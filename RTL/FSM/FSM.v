==> flow/design.v <==
module FSM (
	input  wire rst_n,
	input  wire CLK,  
	input  wire 	  i_set,
	input  wire 	  i_wake,
	input  wire [1:0] i_timer_mode,
	input  wire 	  i_err_disp_sync,
	output reg        rst_counters,
	output reg        en_deb_chk,
	output reg   	  en_disp,
	output reg   	  en_dig_clk,
	output reg   	  enc_sec_clk,
	output reg   	  en_stop_watch,
	output reg   	  rst_stop_watch,
	output reg   	  en_count_down,
	output reg   	  enc_sec_count_down
);
localparam SYS_RST            = 4'b0000;
localparam DIG_CLK_CONFIG     = 4'b0001;
localparam DIG_CLK_ENC        = 4'b0010;
localparam DIG_CLK_MODE       = 4'b0011;
localparam SLEEP              = 4'b0100;
localparam COUNT_DOWN_CONFIG  = 4'b0101;
localparam COUNT_DOWN_ENC     = 4'b0110;
localparam COUNT_DOWN_MODE    = 4'b0111;
localparam STOP_WATCH_ON      = 4'b1000;
localparam STOP_WATCH_STEADY1 = 4'b1001;
localparam STOP_WATCH_OFF     = 4'b1010;
localparam STOP_WATCH_STEADY2 = 4'b1011;
reg  [14:0] count_30secs;
reg  [11:0] count_3secs_active;
reg  [11:0] count_3secs_idle;
reg [3:0]   CS;
reg [3:0]   NS;
wire        stp_watch_states;
wire pulse_gen;
wire kept_pressed;
reg  btn_pressed;
wire        flag_30secs;
wire        flag_3secs_active;  
wire        flag_3secs_idle;    
assign stp_watch_states = (NS == STOP_WATCH_ON || NS == STOP_WATCH_OFF || NS == STOP_WATCH_STEADY1 || NS == STOP_WATCH_STEADY2)? 1'b1:1'b0;
always @(posedge CLK,negedge rst_n) begin
	if (!rst_n) begin
		count_3secs_active <= 12'd0;
	end
	else if (i_err_disp_sync || (i_set && count_3secs_active == 12'd2999) || !i_set) begin
		count_3secs_active <= 12'd0;
	end
	else if (NS == COUNT_DOWN_MODE || NS == SLEEP || NS == DIG_CLK_MODE || stp_watch_states) begin
		count_3secs_active <= count_3secs_active + 1'b1;
	end
end
always @(posedge CLK,negedge rst_n) begin
	if (!rst_n) begin
		count_3secs_idle <= 12'd0;
	end
	else if (i_err_disp_sync || (!i_set && count_3secs_idle == 12'd2999) || i_set) begin
		count_3secs_idle <= 12'd0;
	end
	else if (NS == COUNT_DOWN_CONFIG || NS == DIG_CLK_CONFIG) begin
		count_3secs_idle <= count_3secs_idle + 1'b1;
	end
end
always @(posedge CLK,negedge rst_n) begin
	if (!rst_n) begin
		count_30secs  <= 12'd0;
	end
	else if ((count_30secs == 15'd29999 && !i_wake && !flag_30secs) || i_err_disp_sync || i_wake) begin
		count_30secs  <= 12'd0;
	end
	else if (NS == DIG_CLK_MODE) begin
		count_30secs  <= count_30secs + 1'b1;
	end
end
always @(posedge CLK,negedge rst_n) begin
	if (!rst_n) begin
		btn_pressed <= 1'b0;
	end
	else if (i_err_disp_sync) begin
		btn_pressed <= 1'b0;
	end
	else begin
		btn_pressed <= i_set;
	end
end
assign pulse_gen    = btn_pressed ^ i_set;
assign kept_pressed = i_set       & btn_pressed;
assign flag_3secs_active  = ( i_set  && count_3secs_active  == 12'd2999)?  1'b1:1'b0;
assign flag_3secs_idle    = (!i_set  && count_3secs_idle    == 12'd2999)?  1'b1:1'b0;
assign flag_30secs        = (!i_wake && count_30secs        == 15'd29999)? 1'b1:1'b0;
always @(posedge CLK,negedge rst_n) begin
	if(!rst_n) begin
		CS <= SYS_RST;
	end 
	else begin
		CS <= NS;
	end
end
always @(*) begin
	enc_sec_clk        = 1'b0;
	enc_sec_count_down = 1'b0;
	if (i_err_disp_sync || !rst_n) begin
		NS = SYS_RST;
	end
	else begin
		NS = DIG_CLK_CONFIG;
		case (CS)
			DIG_CLK_CONFIG: begin
				if (flag_3secs_idle) begin
					NS = DIG_CLK_MODE;
				end
				else if (pulse_gen && i_set) begin
					NS = DIG_CLK_ENC;
				end
				else begin
					NS = DIG_CLK_CONFIG;
				end
			end
			DIG_CLK_ENC: begin
				if (pulse_gen) begin
					NS          = DIG_CLK_CONFIG;
					enc_sec_clk = 1'b1;
				end
				else begin
					NS          = DIG_CLK_ENC; 
					enc_sec_clk = 1'b0; 
				end
			end
			DIG_CLK_MODE: begin
				if (flag_3secs_active && i_timer_mode == 2'b01) begin
					NS = STOP_WATCH_ON;
				end
				else if (flag_3secs_active && i_timer_mode == 2'b10) begin
					NS = COUNT_DOWN_CONFIG;
				end
				else if (flag_30secs) begin
					NS = SLEEP;
				end
				else begin
					NS = DIG_CLK_MODE;
				end
			end
			SLEEP: begin
				if (flag_3secs_active && i_timer_mode == 2'b01) begin
					NS = STOP_WATCH_ON;
				end
				else if (flag_3secs_active && i_timer_mode == 2'b10) begin
					NS = COUNT_DOWN_CONFIG;
				end
				else if (i_wake) begin
					NS = DIG_CLK_MODE;
				end
				else begin
					NS = SLEEP;
				end
			end
			STOP_WATCH_ON: begin
				if (pulse_gen && i_set) begin
					NS = STOP_WATCH_STEADY1;
				end
				else begin
					NS = STOP_WATCH_ON;
				end
			end
			STOP_WATCH_STEADY1: begin
				if (flag_3secs_active && i_timer_mode == 2'b00) begin
					NS = DIG_CLK_MODE;
				end
				else if (flag_3secs_active && i_timer_mode == 2'b10) begin
					NS = COUNT_DOWN_CONFIG;
				end
				else if (pulse_gen) begin
					NS = STOP_WATCH_OFF;
				end
				else begin
					NS = STOP_WATCH_STEADY1;
				end
			end
			STOP_WATCH_OFF: begin
				if (pulse_gen) begin
					NS = STOP_WATCH_STEADY2;
				end
				else begin
					NS = STOP_WATCH_OFF;
				end
			end
			STOP_WATCH_STEADY2: begin
				if (flag_3secs_active && i_timer_mode == 2'b00) begin
					NS = DIG_CLK_MODE;
				end
				else if (flag_3secs_active && i_timer_mode == 2'b10) begin
					NS = COUNT_DOWN_CONFIG;
				end
				else if (pulse_gen) begin
					NS = STOP_WATCH_ON;
				end
				else begin
					NS = STOP_WATCH_STEADY2;
				end
			end
			COUNT_DOWN_CONFIG: begin
				if (flag_3secs_idle) begin
					NS = COUNT_DOWN_MODE;
				end
				else if (pulse_gen && i_set) begin
					NS = COUNT_DOWN_ENC;
				end
				else begin
					NS = COUNT_DOWN_CONFIG;
				end
			end
			COUNT_DOWN_ENC: begin
				if (pulse_gen) begin
					NS                 = COUNT_DOWN_CONFIG;
					enc_sec_count_down = 1'b1;
				end
				else begin
					NS = COUNT_DOWN_ENC; 
					enc_sec_count_down = 1'b0; 
				end
			end
			COUNT_DOWN_MODE: begin
				if (flag_3secs_active && i_timer_mode == 2'b00) begin
					NS = DIG_CLK_MODE;
				end
				else if (flag_3secs_active && i_timer_mode == 2'b01) begin
					NS = STOP_WATCH_ON;
				end
				else begin
					NS = COUNT_DOWN_MODE;
				end
			end
			default: begin
				NS = DIG_CLK_CONFIG;
			end
		endcase
	end
end
always @(*) begin
	en_disp            = 1'b1;
	en_dig_clk         = 1'b1;
	en_stop_watch      = 1'b0;
	rst_stop_watch     = 1'b1;
	en_count_down      = 1'b0;
	en_deb_chk         = 1'b1;
	rst_counters       = 1'b0;
	if (CS == SYS_RST) begin
		en_deb_chk     = 1'b0;
		rst_counters   = 1'b1;
		en_dig_clk     = 1'b0; 
		en_stop_watch  = 1'b0;
		en_count_down  = 1'b0;	
	end
	else if (CS == STOP_WATCH_ON) begin
		en_stop_watch  = 1'b1;
		rst_stop_watch = 1'b0;
	end
	else if (CS == STOP_WATCH_OFF || CS == STOP_WATCH_STEADY1 || CS == STOP_WATCH_STEADY2) begin
		rst_stop_watch = 1'b0;
	end
	else if (CS == SLEEP) begin
		en_disp       = 1'b0;
	end
	else if (CS == COUNT_DOWN_MODE) begin
		en_count_down = 1'b1;
	end
	else begin
		en_disp        = 1'b1;
		en_dig_clk     = 1'b1;
		en_stop_watch  = 1'b0;
		rst_stop_watch = 1'b1;
		en_count_down  = 1'b0;
		en_deb_chk     = 1'b1;
		rst_counters   = 1'b0;
	end
end
endmodule
* From RTL to reports: FSM
Tool output for the design above, in the order of the flow. Line numbers count from 1 in the design file above. Library cell names are shortened. The mark n/a stands for no value.
Set-up: top module FSM, clock CLK, library sky130hd, timing corner tt_025C_1v80

* After elaboration
Counts by Yosys on the flattened word-level netlist (proc, flatten, opt, wreduce; memories kept). Register bits leave out memories and registers merged into their read ports (data or address). Print and check cells are left out.
Cells by class: add/sub/neg operators 3, equality and inequality tests 25, reduce/logical cells 33, bitwise gates (word level) 1, mux-type cells 56
Operators with widths (number):
- 12-bit 2-to-1 mux | 4
- 4-bit parallel mux with 11-bit select | 1
- 4-bit 2-to-1 mux | 9
- 4-bit equality test (second input constant) | 8
- 15-bit 2-to-1 mux | 2
- 4-bit by 3-bit equality test with 1-bit output (second input constant) | 7
- 1-bit 2-to-1 mux | 28
- 12-bit by 1-bit adder with 12-bit output (second input constant) | 2
- 12-bit equality test (second input constant) | 2
- 1-bit logical OR | 16
- 2-bit 2-to-1 mux | 8
- 15-bit by 1-bit adder with 15-bit output (second input constant) | 1
- 15-bit equality test (second input constant) | 1
- 4-bit by 2-bit equality test with 1-bit output (second input constant) | 3
- 3-bit 2-to-1 mux | 4
- 1-bit logical AND | 8
- 4-bit by 1-bit equality test with 1-bit output (second input constant) | 2
- 2-bit nonzero test | 3
- 1-bit zero test | 4
- 4-bit zero test | 1
- 2-bit by 1-bit equality test with 1-bit output (second input constant) | 1
- 2-bit equality test (second input constant) | 1
- 2-bit zero test | 1
- 1-bit bitwise XOR | 1
Bit counts: register bits 44, output and inout port bits 9, cells after elaboration 123, bits of input ports 7

* Depth
Longest topological path by Yosys (ltp), each cell counted once; first at word level (registers and memories cut), then after technology mapping (sequential cells cut; the memories' decode and read muxes count).
Logic depth: depth in word-level cells 16, ABC_AREA 0, gate-level depth with buffers 11

* Mapped cells and area
The flow's flattened synthesis, as Yosys stat reports it; memories are mapped. The netlist is that of the ABC_AREA named above (0 if unset); the other value can give another one. Totals and module areas in this step are rounded.
Cell types:
- dfrtp_1 | number 51, area in all 1.28E+03 µm²
- nor2_1 | number 47, area in all 176.419 µm²
- xor2_1 | number 14, area in all 122.618 µm²
- xnor2_1 | number 13, area in all 113.859 µm²
- nand2_1 | number 30, area in all 112.608 µm²
- nand4_1 | number 16, area in all 100.096 µm²
- nor3_1 | number 19, area in all 95.091 µm²
- nand3_1 | number 18, area in all 90.086 µm²
- and3_1 | number 13, area in all 81.328 µm²
- a21oi_1 | number 14, area in all 70.067 µm²
- a21o_1 | number 8, area in all 60.058 µm²
- inv_1 | number 16, area in all 60.058 µm²
- ha_1 | number 4, area in all 50.048 µm²
- and2_1 | number 7, area in all 43.792 µm²
- clkbuf_1 | number 10, area in all 37.536 µm²
- a31o_2 | number 4, area in all 35.034 µm²
- o21ai_0 | number 7, area in all 35.034 µm²
- or4bb_1 | number 3, area in all 33.782 µm²
Other cell types: 39; their cells: 68.
Synthesis totals: buffer cells 15, mapped flip-flops 52, mapped area 3180 µm², cell count 362

* Worst setup path after synthesis
Source: OpenSTA report_checks on the synthesized netlist (no wires, ideal clock, input and output delay 20% of the period each), path of least setup slack; recovery checks are left aside. Register names are those of the netlist, which keeps one name where synthesis merged equal registers.
Path post-synthesis: path type input to register, from in i_set, to reg count_3secs_active[6], path slack 1.316 ns, path buffers 2, launch time at the first pin 0.934 ns, library setup time 0.083 ns, data arrival time 3.272 ns, delay of the path 2.421 ns, period 4.67 ns, stages on the path 10, external input delay 0.934 ns, period reached after synthesis 3.354 ns
"delay of the path" = arrival - input delay + setup time. "stages on the path" counts driving pins, that of a launching flip-flop among them; a cell with two outputs on the path counts twice. "period reached after synthesis" = period - worst setup slack (recovery checks aside). The figure is calculated, with input and output delays left at 20% of the set period. The rows between start and end are the longest chain of elaborated cells between them; the timing report does not say that the signal goes this way. Where chains are equally long, one stands for them. Each line given opens the expression or statement behind the cell; cells for indexed reads and writes are added by Yosys, which also makes memories of some case tables. A register here has more assigning lines than the two given.
On the way, post-synthesis: path through clkbuf_1 -> nand2b_1 -> or4_4 -> buf_6 -> mux2i_4 -> nand2_2 -> or3_4 -> a31oi_4 -> or4b_1 -> o21ai_0, cells in the longest elaborated chain 15, elaborated cells on any way between the ends 51, those cells by class eq/ne (7); mux (27); logic (1); reduce/logical (16)
RTL lines, path post-synthesis:
- from (decl) | RTL line 4 | input wire i_set,
- 1-bit logical AND | RTL line 89 | assign flag_3secs_active  = ( i_set  && count_3secs_active  == 12'd2999)?  1'b1:1'b0;
- 1-bit 2-to-1 mux | RTL line 89
- 1-bit logical AND | RTL line 227 | else if (flag_3secs_active && i_timer_mode == 2'b01) begin
- 4-bit 2-to-1 mux | RTL line 227
- 4-bit 2-to-1 mux | RTL line 224 | if (flag_3secs_active && i_timer_mode == 2'b00) begin
- 4-bit parallel mux with 11-bit select | RTL line 108 | case (CS)
- 4-bit 2-to-1 mux | RTL line 103 | if (i_err_disp_sync || !rst_n) begin
- 4-bit equality test | RTL line 42 | assign stp_watch_states = (NS == STOP_WATCH_ON || NS == STOP_WATCH_OFF || NS == STOP_WATCH_STEADY1 || NS == ST ...
- 1-bit logical OR (3 in a row) | RTL line 42
- 1-bit 2-to-1 mux | RTL line 42
- 1-bit logical OR | RTL line 50 | else if (NS == COUNT_DOWN_MODE || NS == SLEEP || NS == DIG_CLK_MODE || stp_watch_states) begin
- 12-bit 2-to-1 mux | RTL line 50
- 12-bit 2-to-1 mux | RTL line 47 | else if (i_err_disp_sync || (i_set && count_3secs_active == 12'd2999) || !i_set) begin
- to (assign) | RTL line 48 | count_3secs_active <= 12'd0;
- to (assign) | RTL line 51 | count_3secs_active <= count_3secs_active + 1'b1;
- to (decl) | RTL line 31 | reg  [11:0] count_3secs_active;

* Timing after layout
Path of least setup slack in the final report of flow run 1 (OpenROAD, finished layout, wires in). Where an end is a register, its clock arrival counts in the times.
Path after layout: path type input to output, from in i_set, to out enc_sec_count_down, path buffers 3, path slack 0.95 ns, launch time at the first pin 0.93 ns, period 4.65 ns, output delay 0.93 ns, data arrival time 2.77 ns, stages on the path 6, external input delay 0.93 ns
The rows between start and end are the longest chain of elaborated cells between them; the timing report does not say that the signal goes this way. Where chains are equally long, one stands for them.
On the way, after layout: path through clkdlybuf4s50_1 -> ha_1 -> buf_2 -> nor2_1 -> and2_1 -> clkdlybuf4s50_1, cells in the longest elaborated chain 4, elaborated cells on any way between the ends 4, those cells by class mux (3); logic (1)
RTL lines, path after layout:
- from (decl) | RTL line 4 | input wire i_set,
- 1-bit bitwise XOR | RTL line 87 | assign pulse_gen    = btn_pressed ^ i_set;
- 1-bit 2-to-1 mux | RTL line 214 | if (pulse_gen) begin
- 1-bit 2-to-1 mux | RTL line 108 | case (CS)
- 1-bit 2-to-1 mux | RTL line 103 | if (i_err_disp_sync || !rst_n) begin
- to (decl) | RTL line 16 | output reg enc_sec_count_down

Subject: flow runs of FSM

Hi,

Design FSM on sky130hd. What follows are 2 stored runs of the flow, each under its own settings; their order means nothing. The constraints put input and output delay at 20% of the set period each and load the outputs with 0.01 pF.
By "allowed time less slack (worst setup path)" is meant the share of the clock period that the worst setup path is allowed (20% is reserved at inputs, 20% at outputs), minus its slack. Clock arrival times at its registers enter into it.
"total power of the final layout" rests on the timing tool's default activity at the inputs, not on a simulated workload.
Values from the reports are rounded here.

[flow run 1] flow files
==> flow/run.sh <==
#!/bin/bash
# the make line also repeats the synthesis and layout settings of config.mk as NAME=value (left out here)
make -C /OpenROAD-flow-scripts/flow DESIGN_CONFIG=/design/flow/config.mk WORK_HOME=/design/flow/orfs CLKGATE_MAP_FILE= finish
==> flow/config.mk <==
export PLATFORM = sky130hd
export DESIGN_NAME = FSM
export DESIGN_NICKNAME = FSM
export VERILOG_FILES = /design/flow/design.v
export SDC_FILE = /design/flow/constraint.sdc
export NUM_CORES = 4
export LEC_CHECK = 0
export CAP_MARGIN = 25
export CELL_PAD_IN_SITES_DETAIL_PLACEMENT = 1
export CORE_ASPECT_RATIO = 1.61
export CORE_MARGIN = 4
export CORE_UTILIZATION = 49
export CTS_CLUSTER_DIAMETER = 106
export GPL_TIMING_DRIVEN = 0
export HOLD_SLACK_MARGIN = 0.28
export PLACE_DENSITY_LB_ADDON = 0.02
export SETUP_SLACK_MARGIN = 0.87
export SLEW_MARGIN = 20
==> flow/constraint.sdc <==
create_clock -name core_clock -period 4.65 [get_ports {CLK}]
set_input_delay 0.9300 -clock core_clock [delete_from_list [all_inputs] [get_ports {CLK}]]
set_output_delay 0.9300 -clock core_clock [all_outputs]
set_load 0.01 [all_outputs]

[flow run 1] result: utilization 56.4%; post-route setup TNS 0.000 ns; die footprint 7,880 µm²; setup slack of the worst path 0.950 ns; allowed time less slack (worst setup path) 1.84 ns; critical path type input to output; total power of the final layout 0.830 mW; area of the synthesized netlist 3,180 µm²; standard-cell area after layout 3,580 µm²

[flow run 2] flow files
==> flow/run.sh <==
#!/bin/bash
# the make line also repeats the synthesis and layout settings of config.mk as NAME=value (left out here)
make -C /OpenROAD-flow-scripts/flow DESIGN_CONFIG=/design/flow/config.mk WORK_HOME=/design/flow/orfs CLKGATE_MAP_FILE= finish
==> flow/config.mk <==
export PLATFORM = sky130hd
export DESIGN_NAME = FSM
export DESIGN_NICKNAME = FSM
export VERILOG_FILES = /design/flow/design.v
export SDC_FILE = /design/flow/constraint.sdc
export NUM_CORES = 4
export LEC_CHECK = 0
export CAP_MARGIN = 20
export CORE_MARGIN = 2
export CORE_UTILIZATION = 40
export SETUP_SLACK_MARGIN = 0.78
export SLEW_MARGIN = 20
==> flow/constraint.sdc <==
create_clock -name core_clock -period 3.27 [get_ports {CLK}]
set_input_delay 0.6540 -clock core_clock [delete_from_list [all_inputs] [get_ports {CLK}]]
set_output_delay 0.6540 -clock core_clock [all_outputs]
set_load 0.01 [all_outputs]

[flow run 2] result: post-route setup TNS 0.000 ns; utilization 55.1%; area of the synthesized netlist 3,180 µm²; total power of the final layout 1.15 mW; standard-cell area after layout 4,250 µm²; allowed time less slack (worst setup path) 2.99 ns; critical path type register to register; setup slack of the worst path 0.277 ns; die footprint 8,680 µm²

Regards
