==> flow/design.v <==
module Bin2BCD (
   input  wire       CLK,
   input  wire       rst_n,
   input  wire [7:0] Sec_bin,
   input  wire [7:0] Min_bin,
   input  wire [7:0] Hr_bin,
   output reg  [3:0] Sec_Least,
   output reg  [3:0] Sec_Most,
   output reg  [3:0] Min_Least,
   output reg  [3:0] Min_Most,
   output reg  [3:0] Hr_Least,
   output reg  [3:0] Hr_Most
);
wire [3:0] comp_Sec_Least;
wire [3:0] comp_Sec_Most;
wire [3:0] comp_Min_Least;
wire [3:0] comp_Min_Most;
wire [3:0] comp_Hr_Least;
wire [3:0] comp_Hr_Most;
Bin2BCD_8bits Seconds (
   .Bin(Sec_bin),
   .Least(comp_Sec_Least),
   .Most(comp_Sec_Most)
);
Bin2BCD_8bits Mins (
   .Bin(Min_bin),
   .Least(comp_Min_Least),
   .Most(comp_Min_Most)
);
Bin2BCD_8bits Hrs (
   .Bin(Hr_bin),
   .Least(comp_Hr_Least),
   .Most(comp_Hr_Most)
);
always @(posedge CLK,negedge rst_n) begin
    if (!rst_n) begin
        Sec_Least <= 4'b0;
        Sec_Most  <= 4'b0;
        Min_Least <= 4'b0;
        Min_Most  <= 4'b0;
        Hr_Least  <= 4'b0;
        Hr_Most   <= 4'b0;
    end
    else begin
        Sec_Least <= comp_Sec_Least;
        Sec_Most  <= comp_Sec_Most;
        Min_Least <= comp_Min_Least;
        Min_Most  <= comp_Min_Most;
        Hr_Least  <= comp_Hr_Least;
        Hr_Most   <= comp_Hr_Most;
    end
end
endmodule
module Bin2BCD_8bits (
   input  wire [7:0] Bin,
   output wire [3:0] Least,
   output wire [3:0] Most
);
integer i;
reg  [7:0] itr [0:8];
reg  [7:0] temp;
reg  [7:0] BCD;
always @(*) begin 	
    for (i = 0;i < 9;i = i + 1) begin
        itr[i] = 8'b0;
    end
    i = 0;
    for (i = 0;i < 8;i = i + 1) begin
        itr[i+1][3:0] = (itr[i][3:0] >= 5)? (itr[i][3:0] + 3): itr[i][3:0];
        itr[i+1][7:4] = (itr[i][7:4] >= 5)? (itr[i][7:4] + 3): itr[i][7:4];
        temp          = itr[i+1];
        itr[i+1]      = {temp[6:0],Bin[7-i]}; 
    end
    BCD = itr[8];
end
assign {Most,Least} = BCD;
endmodule
# Tool chain data of Bin2BCD
# Tool output for the design above, in the order of the flow.
# Line numbers count from 1 in the design file above.
# Operators: Yosys type, input widths -> output width; for muxes data width and select width s.
# Cell names lack the library's common part.
# The mark n/a stands for no value.
[inputs] top="Bin2BCD" clock_port="CLK" library="sky130hd" corner="tt_025C_1v80"

# Elaborated design
# Counts by Yosys on the flattened word-level netlist (proc, flatten, opt, wreduce). Print and check cells are left out. Cells with the same type and inputs are merged into one.
[bits] out_inout_bits=24 elab_cells=123 inputBits=26 reg_bits=24
[classes] addsub=39 cmp=39 mux=39
[ops] op="$ge 4x3->1 const B" n=33
[ops] op="$mux 4" n=21
[ops] op="$add 4x2->4 const B" n=18
[ops] op="$mux 3" n=18
[ops] op="$add 3x2->3 const B" n=15
[ops] op="$add 1x2->3 const B" n=6
[ops] op="$ge 1x3->1 const B" n=6

# Longest topological paths
# Longest topological path by Yosys (ltp), each cell counted once; first at word level (registers and memories cut), then after technology mapping (sequential cells cut; the memories' decode and read muxes count).
[logic_depth] word_depth=14 ABC_AREA=0 depth_mapped=25 ltp_nobuf=24

# After synthesis
# The flow's flattened synthesis, as Yosys stat reports it; memories are mapped. The netlist is that of the ABC_AREA named above (0 if unset); the other value can give another one.
# Totals and module areas in this step are rounded.
[types] type="dfrtp_1" n=24 type_area_um2=600.576
[types] type="ha_1" n=34 type_area_um2=425.408
[types] type="a21oi_1" n=27 type_area_um2=135.13
[types] type="inv_1" n=35 type_area_um2=131.376
[types] type="nor2_1" n=32 type_area_um2=120.115
[types] type="mux2i_1" n=10 type_area_um2=100.096
[types] type="xnor2_1" n=10 type_area_um2=87.584
[types] type="nand2_1" n=22 type_area_um2=82.579
[types] type="xnor2_2" n=5 type_area_um2=81.328
[types] type="o21ai_0" n=15 type_area_um2=75.072
[types] type="mux2_2" n=6 type_area_um2=67.565
[types] type="nor2b_1" n=10 type_area_um2=62.56
[types] type="a21o_1" n=7 type_area_um2=52.55
[types] type="nor3_1" n=10 type_area_um2=50.048
[types] type="a211oi_1" n=6 type_area_um2=45.043
[types] type="o21a_1" n=6 type_area_um2=45.043
[types] type="o21ai_1" n=8 type_area_um2=40.038
[types] type="nand2b_1" n=6 type_area_um2=37.536
# Not listed: further types 53, cells in them 112.
[mapped] buf_cells=11 ffs=24 yosys_area_um2=3100 sequential_area_um2=600 stdcells=385
# The figures by module come from a second, unflattened synthesis with its own total; it is not the netlist above.
[hier_totals] cells_unflattened=390 hier_area_um2=3400
# Each row is one instance without its submodules.
[modules] module="Bin2BCD_8bits" area_um2=950 instances=3 mod_seq_area_um2=0.0 n_cells=122
[modules] module="Bin2BCD" area_um2=600 instances=1 mod_seq_area_um2=600 n_cells=24

# Path before layout
# Path of least setup slack by OpenSTA after synthesis, without wires, with an ideal clock, recovery checks aside; 20% of the period is set as input and as output delay. Where synthesis merged equal registers, the netlist keeps one of their names.
[synth_timing] kind="input -> register" from="in Sec_bin[6]" to="reg Sec_Most[2]" launch_ns=1.508 tclk_ns=7.54 setup_time_ns=0.079 arrival_time_ns=5.852 in_delay_ns=1.508 slack_ns=1.609 path_delay_ns=4.423 required_ns=7.461 stages=24 synth_period_reached_ns=5.931
# "path_delay_ns" = arrival - input delay + setup time.
# "stages": output pins that drive a net of the path, with the launching flip-flop's if there is one; two outputs of one cell count as two.
# "synth_period_reached_ns" is the clock period less the worst setup slack; recovery checks do not enter. This is arithmetic on one report: input and output delays are still those of the set period (20% each).
# The rows between start and end are the longest chain of elaborated cells between them; the timing report does not say that the signal goes this way. Where chains are equally long, one stands for them.
# A line is the first line of the expression or statement that the cell stems from. Yosys adds cells for indexed reads and writes and turns some case tables into memories.
[synth_between] path_cell_list="inv_1 ha_1 inv_1 ha_1 a21o_1 xnor2_2 ha_1 inv_1 a221o_1 and2_4 xnor2_1 ha_1 nor2b_1 nor2_1 mux2i_4 ha_1 inv_1 ha_1 a21oi_1 xnor2_1 ha_1 nor2b_1 o31ai_1 mux2i_1" elab_chain_cells=12
[synth_rtl] item="start: declaration" line_no=4 rtl="input  wire [7:0] Sec_bin,"
[synth_rtl] item="$add 4x2->4" line_no=69 rtl="itr[i+1][3:0] = (itr[i][3:0] >= 5)? (itr[i][3:0] + 3): itr[i][3:0];"
[synth_rtl] item="$mux 4" line_no=69
[synth_rtl] item="$ge 4x3->1" line_no=69
[synth_rtl] item="$mux 4" line_no=69
[synth_rtl] item="$ge 4x3->1" line_no=69
[synth_rtl] item="$mux 4" line_no=69
[synth_rtl] item="$ge 4x3->1" line_no=69
[synth_rtl] item="$mux 4" line_no=69
[synth_rtl] item="$add 4x2->4" line_no=69
[synth_rtl] item="$mux 4" line_no=69
[synth_rtl] item="$add 3x2->3" line_no=70 rtl="itr[i+1][7:4] = (itr[i][7:4] >= 5)? (itr[i][7:4] + 3): itr[i][7:4];"
[synth_rtl] item="$mux 3" line_no=70
[synth_rtl] item="end: assignment" line_no=38 rtl="Sec_Most  <= 4'b0;"
[synth_rtl] item="end: assignment" line_no=46 rtl="Sec_Most  <= comp_Sec_Most;"
[synth_rtl] item="end: declaration" line_no=8 rtl="output reg  [3:0] Sec_Most,"

# Worst path after layout
# From the final timing report of run 2: the path of least setup slack in the routed layout; clock arrival at registers is part of the times.
[layout_timing] kind="input -> register" from="in Min_bin[6]" to="reg Min_Most[3]" slack_ns=0.14 launch_ns=1.15 tclk_ns=5.73 arrival_time_ns=5.75 in_delay_ns=1.15 required_ns=5.89 stages=24 setup_time_ns=0.10
# The rows between start and end are the longest chain of elaborated cells between them; the timing report does not say that the signal goes this way. Where chains are equally long, one stands for them.
[layout_between] path_cell_list="clkdlybuf4s50_1 inv_1 ha_1 o21ai_2 xnor2_2 ha_1 nand2b_1 a32oi_2 buf_4 mux2_2 a21oi_1 mux2_4 inv_1 ha_1 inv_1 ha_1 a21oi_2 xor2_2 ha_2 nand2b_1 a211oi_2 a21o_1 nor3_1 a21o_1" elab_chain_cells=12
[layout_rtl] item="start: declaration" line_no=5 rtl="input  wire [7:0] Min_bin,"
[layout_rtl] item="$add 4x2->4" line_no=69 rtl="itr[i+1][3:0] = (itr[i][3:0] >= 5)? (itr[i][3:0] + 3): itr[i][3:0];"
[layout_rtl] item="$mux 4" line_no=69
[layout_rtl] item="$ge 4x3->1" line_no=69
[layout_rtl] item="$mux 4" line_no=69
[layout_rtl] item="$ge 4x3->1" line_no=69
[layout_rtl] item="$mux 4" line_no=69
[layout_rtl] item="$ge 4x3->1" line_no=69
[layout_rtl] item="$mux 4" line_no=69
[layout_rtl] item="$add 4x2->4" line_no=69
[layout_rtl] item="$mux 4" line_no=69
[layout_rtl] item="$add 3x2->3" line_no=70 rtl="itr[i+1][7:4] = (itr[i][7:4] >= 5)? (itr[i][7:4] + 3): itr[i][7:4];"
[layout_rtl] item="$mux 3" line_no=70
[layout_rtl] item="end: assignment" line_no=40 rtl="Min_Most  <= 4'b0;"
[layout_rtl] item="end: assignment" line_no=48 rtl="Min_Most  <= comp_Min_Most;"
[layout_rtl] item="end: declaration" line_no=10 rtl="output reg  [3:0] Min_Most,"

# Bin2BCD through Yosys and OpenROAD on sky130hd: 2 stored runs, unordered, with their settings and measured results. The constraints put input and output delay at 20% of the set period each and load the outputs with 0.01 pF.
# "achieved_period_ns" means the clock period less the worst setup slack. The figure is calculated, with input and output delays left at 20% of the set period.
# "timing.worst_path_ns" = time allowed to the worst setup path (clock period - input delay - output delay, where it has them) - its slack; a late launch clock adds to it, a late capture clock takes from it.
# By "design_power_uw" is meant OpenSTA's value without simulated activity: inputs other than the clock are taken to toggle once in ten clock periods, and the tool carries that through the logic.
# The results are shown rounded.
run="run 1" settings period_ns=5.28 CORE_UTILIZATION=65 CORE_MARGIN=5 TNS_END_PERCENT=5 ABC_AREA=0 GPL_ROUTABILITY_DRIVEN=1 CTS_CLUSTER_SIZE=64 CTS_CLUSTER_DIAMETER=349 CAP_MARGIN=20 SLEW_MARGIN=20
run="run 1" outcome="unfinished; error GRT-0232 in routing"
run="run 2" settings period_ns=5.73 CORE_UTILIZATION=62 CAP_MARGIN=20 CORE_MARGIN=2 SLEW_MARGIN=20
run="run 2" results design_power_uw=1300 timing.worst_path_ns=4.44 worstPathKind="input -> register" final_stdcell_area_um2=4200 setup_tns_ns=0.000 synthesis_area_um2=3100 die_footprint_um2=5700 ws_setup_ns=0.14 finish.utilization_pct=88 achieved_period_ns=5.591
