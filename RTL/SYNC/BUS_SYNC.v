==> flow/design.v <==
module BUS_SYNC (
	input  wire 	   CLK,
	input  wire 	   rst_n,
	input  wire        EN,
	input  wire [23:0] Async,
	output reg  [23:0] Sync
);
always @(posedge CLK , negedge rst_n) begin
	if(!rst_n) begin
		Sync <= 24'b0;
	end
	else if (EN) begin
		Sync <= Async;
	end
end
endmodule
# [Step by step through the tools: BUS_SYNC]
# Tool output for the design above, in the order of the flow.
# Line numbers count from 1 in the design file above.
# Library cell names are shortened.
# A cell with - has no value.
[setup] design="BUS_SYNC" clock_port="CLK" lib="sky130hd" pvt_corner="tt_025C_1v80"

# [After elaboration]
# Source: Yosys, flattened and elaborated, memories not mapped. Widths are those after wreduce; folded enables and synchronous resets count as part of the registers. Registers that Yosys merges into a memory's read port (data or address) are not register bits. Print and check cells do not count. Equal cells are merged and count once.
[word_totals] rom_bits=0 output_inout_bits=24 latchBits=0 register_bits=24 clocked_rd_ports_x_width=0 wordCells=1 inputBits=27 n_memories=0 ramBits=0
[classes] eq_ne=0 reduce_and_logical=0 add_sub_neg=0 muxes=0 div=0 multipliers=0 n_shift=0 n_cmp=0 logic=0

# [Logic depth]
# Depth = most cells in a row (Yosys ltp): at word level without a register or memory, in the mapped netlist without a sequential cell, where the memories' decode and read muxes count.
[depth] ltp_word=0 abc_area=0 depth_mapped=3 mapped_depth_nobuf=1

# [Synthesis result]
# Yosys stat after the flow's synthesis: flattened, memories mapped to cells. It holds for the ABC_AREA given above (unset counts as 0); a run with the other value may have another netlist.
[by_type] cell_type="dfrtp_1" n=24 area_total_um2=600.576
[by_type] cell_type="mux2_4" n=20 area_total_um2=300.288
[by_type] cell_type="mux2_2" n=4 area_total_um2=45.043
[by_type] cell_type="buf_12" n=2 area_total_um2=40.038
[by_type] cell_type="buf_6" n=1 area_total_um2=11.261
[synth_totals] stdcells=51 sequential_area_um2=600.6 yosys_area_um2=997.2 ff_cells=24 buffers=3

# [Worst setup path after synthesis]
# Source: OpenSTA report_checks on the synthesized netlist (no wires, ideal clock, input and output delay 20% of the period each), path of least setup slack; recovery checks are left aside. Register names are those of the netlist, which keeps one name where synthesis merged equal registers.
[synth_path] path_type="input port to flip-flop" from="in EN" to="reg Sync[10]" stages=3 input_delay_ps=240 path_buffers=2 setup_ps=125 required_ps=1075 t_first_pin_ps=240 path_slack_ps=296 path_delay_ps=664 tclk_ps=1200 arrival_ps=779 period_less_setup_slack_ps=904
# "path_delay_ps" = arrival - input delay + setup time.
# "stages" counts driving pins, that of a launching flip-flop among them; a cell with two outputs on the path counts twice.
# "period_less_setup_slack_ps" is the clock period less the worst setup slack; recovery checks do not enter. This is arithmetic on one report: input and output delays are still those of the set period (20% each).
[synth_via] path_cell_list="buf_6 > buf_12 > mux2_4" elab_chain_len=0 cells_between=0 lines_between=0
[synth_lines] item="start, declared" line_no=4 source="input wire EN,"
[synth_lines] item="end, assigned" line_no=10 source="Sync <= 24'b0;"
[synth_lines] item="end, assigned" line_no=13 source="Sync <= Async;"
[synth_lines] item="end, declared" line_no=6 source="output reg [23:0] Sync"

# [Path in the finished layout]
# Path of least setup slack in the final report of flow run 1 (OpenROAD, finished layout, wires in). Where an end is a register, its clock arrival counts in the times.
# The path's times are printed in steps of 10 ps; the period is the one set.
[layout_path] path_type="flip-flop to output port" from="reg Sync[16]" to="out Sync[16]" t_first_pin_ps=260 output_delay_ps=190 arrival_ps=810 path_buffers=1 path_slack_ps=-60 required_ps=750 tclk_ps=940 stages=2
[layout_via] path_cell_list="dfrtp_1 > buf_2" elab_chain_len=0 cells_between=0 lines_between=0
[layout_lines] item="start, declared" line_no=6 source="output reg [23:0] Sync"
[layout_lines] item="start, assigned" line_no=10 source="Sync <= 24'b0;"
[layout_lines] item="start, assigned" line_no=13 source="Sync <= Async;"
[layout_lines] item="end, declared" line_no=6

Appendix: measured runs

Settings and measured results of 2 stored flow runs for module BUS_SYNC (sky130hd), not sorted in any way. The constraints put input and output delay at 20% of the set period each and load the outputs with 0.01 pF.
"period_reached_ps" means the clock period less the worst setup slack. The figure is calculated, with input and output delays left at 20% of the set period.
"worstPathTime_ps" is the time allowed to the run's worst setup path (the clock period less input and output delay, where it has them) less its slack. Clock arrival times count: a late capture clock shortens it, a late launch clock lengthens it.
"totalPower_uw" is the tool's figure for a default switching activity; nothing was simulated.
"worstPathTime_ps" is known to 10 ps.

[flow] flow run 1: files
==> flow/run.sh <==
#!/bin/bash
# the make line also repeats the synthesis and layout settings of config.mk as NAME=value (left out here)
make -C /OpenROAD-flow-scripts/flow DESIGN_CONFIG=/design/flow/config.mk WORK_HOME=/design/flow/orfs CLKGATE_MAP_FILE= finish
==> flow/config.mk <==
export PLATFORM = sky130hd
export DESIGN_NAME = BUS_SYNC
export DESIGN_NICKNAME = BUS_SYNC
export VERILOG_FILES = /design/flow/design.v
export SDC_FILE = /design/flow/constraint.sdc
export NUM_CORES = 4
export LEC_CHECK = 0
export CAP_MARGIN = 40
export CELL_PAD_IN_SITES_DETAIL_PLACEMENT = 2
export CORE_ASPECT_RATIO = 1.96
export CORE_MARGIN = 8
export CORE_UTILIZATION = 31
export CTS_CLUSTER_DIAMETER = 399
export GPL_TIMING_DRIVEN = 0
export MIN_ROUTING_LAYER = met1
export PLACE_DENSITY_LB_ADDON = 0.02
export SETUP_SLACK_MARGIN = 0.25
export SLEW_MARGIN = 20
==> flow/constraint.sdc <==
create_clock -name core_clock -period 0.94 [get_ports {CLK}]
set_input_delay 0.1880 -clock core_clock [delete_from_list [all_inputs] [get_ports {CLK}]]
set_output_delay 0.1880 -clock core_clock [all_outputs]
set_load 0.01 [all_outputs]

[flow] flow run 1: metrics
[metrics] synth_area_um2 = 997.2
[metrics] totalPower_uw = 2514
[metrics] post_route_util_pct = 53.8
[metrics] setup_ws_ps = -58
[metrics] die_um2 = 5391.1
[metrics] final_setup_tns_ps = -892
[metrics] period_reached_ps = 998
[metrics] stdcell_area_um2 = 1697.9
[metrics] worstPathTime_ps = 810
[metrics] worst_path_kind = flip-flop to output port

[flow] flow run 2: files
==> flow/run.sh <==
#!/bin/bash
# the make line also repeats the synthesis and layout settings of config.mk as NAME=value (left out here)
make -C /OpenROAD-flow-scripts/flow DESIGN_CONFIG=/design/flow/config.mk WORK_HOME=/design/flow/orfs CLKGATE_MAP_FILE= finish
==> flow/config.mk <==
export PLATFORM = sky130hd
export DESIGN_NAME = BUS_SYNC
export DESIGN_NICKNAME = BUS_SYNC
export VERILOG_FILES = /design/flow/design.v
export SDC_FILE = /design/flow/constraint.sdc
export NUM_CORES = 4
export LEC_CHECK = 0
export CAP_MARGIN = 35
export CELL_PAD_IN_SITES_GLOBAL_PLACEMENT = 1
export CORE_MARGIN = 2
export CORE_UTILIZATION = 67
export CTS_CLUSTER_DIAMETER = 162
export GPL_ROUTABILITY_DRIVEN = 1
export GPL_TIMING_DRIVEN = 0
export MAX_ROUTING_LAYER = met5
export PLACE_DENSITY_LB_ADDON = 0.1
export SETUP_SLACK_MARGIN = 0.14
export SLEW_MARGIN = 0
export TNS_END_PERCENT = 15
==> flow/constraint.sdc <==
create_clock -name core_clock -period 0.556 [get_ports {CLK}]
set_input_delay 0.1112 -clock core_clock [delete_from_list [all_inputs] [get_ports {CLK}]]
set_output_delay 0.1112 -clock core_clock [all_outputs]
set_load 0.01 [all_outputs]

[flow] flow run 2: no results, placement failed with FLW-0024
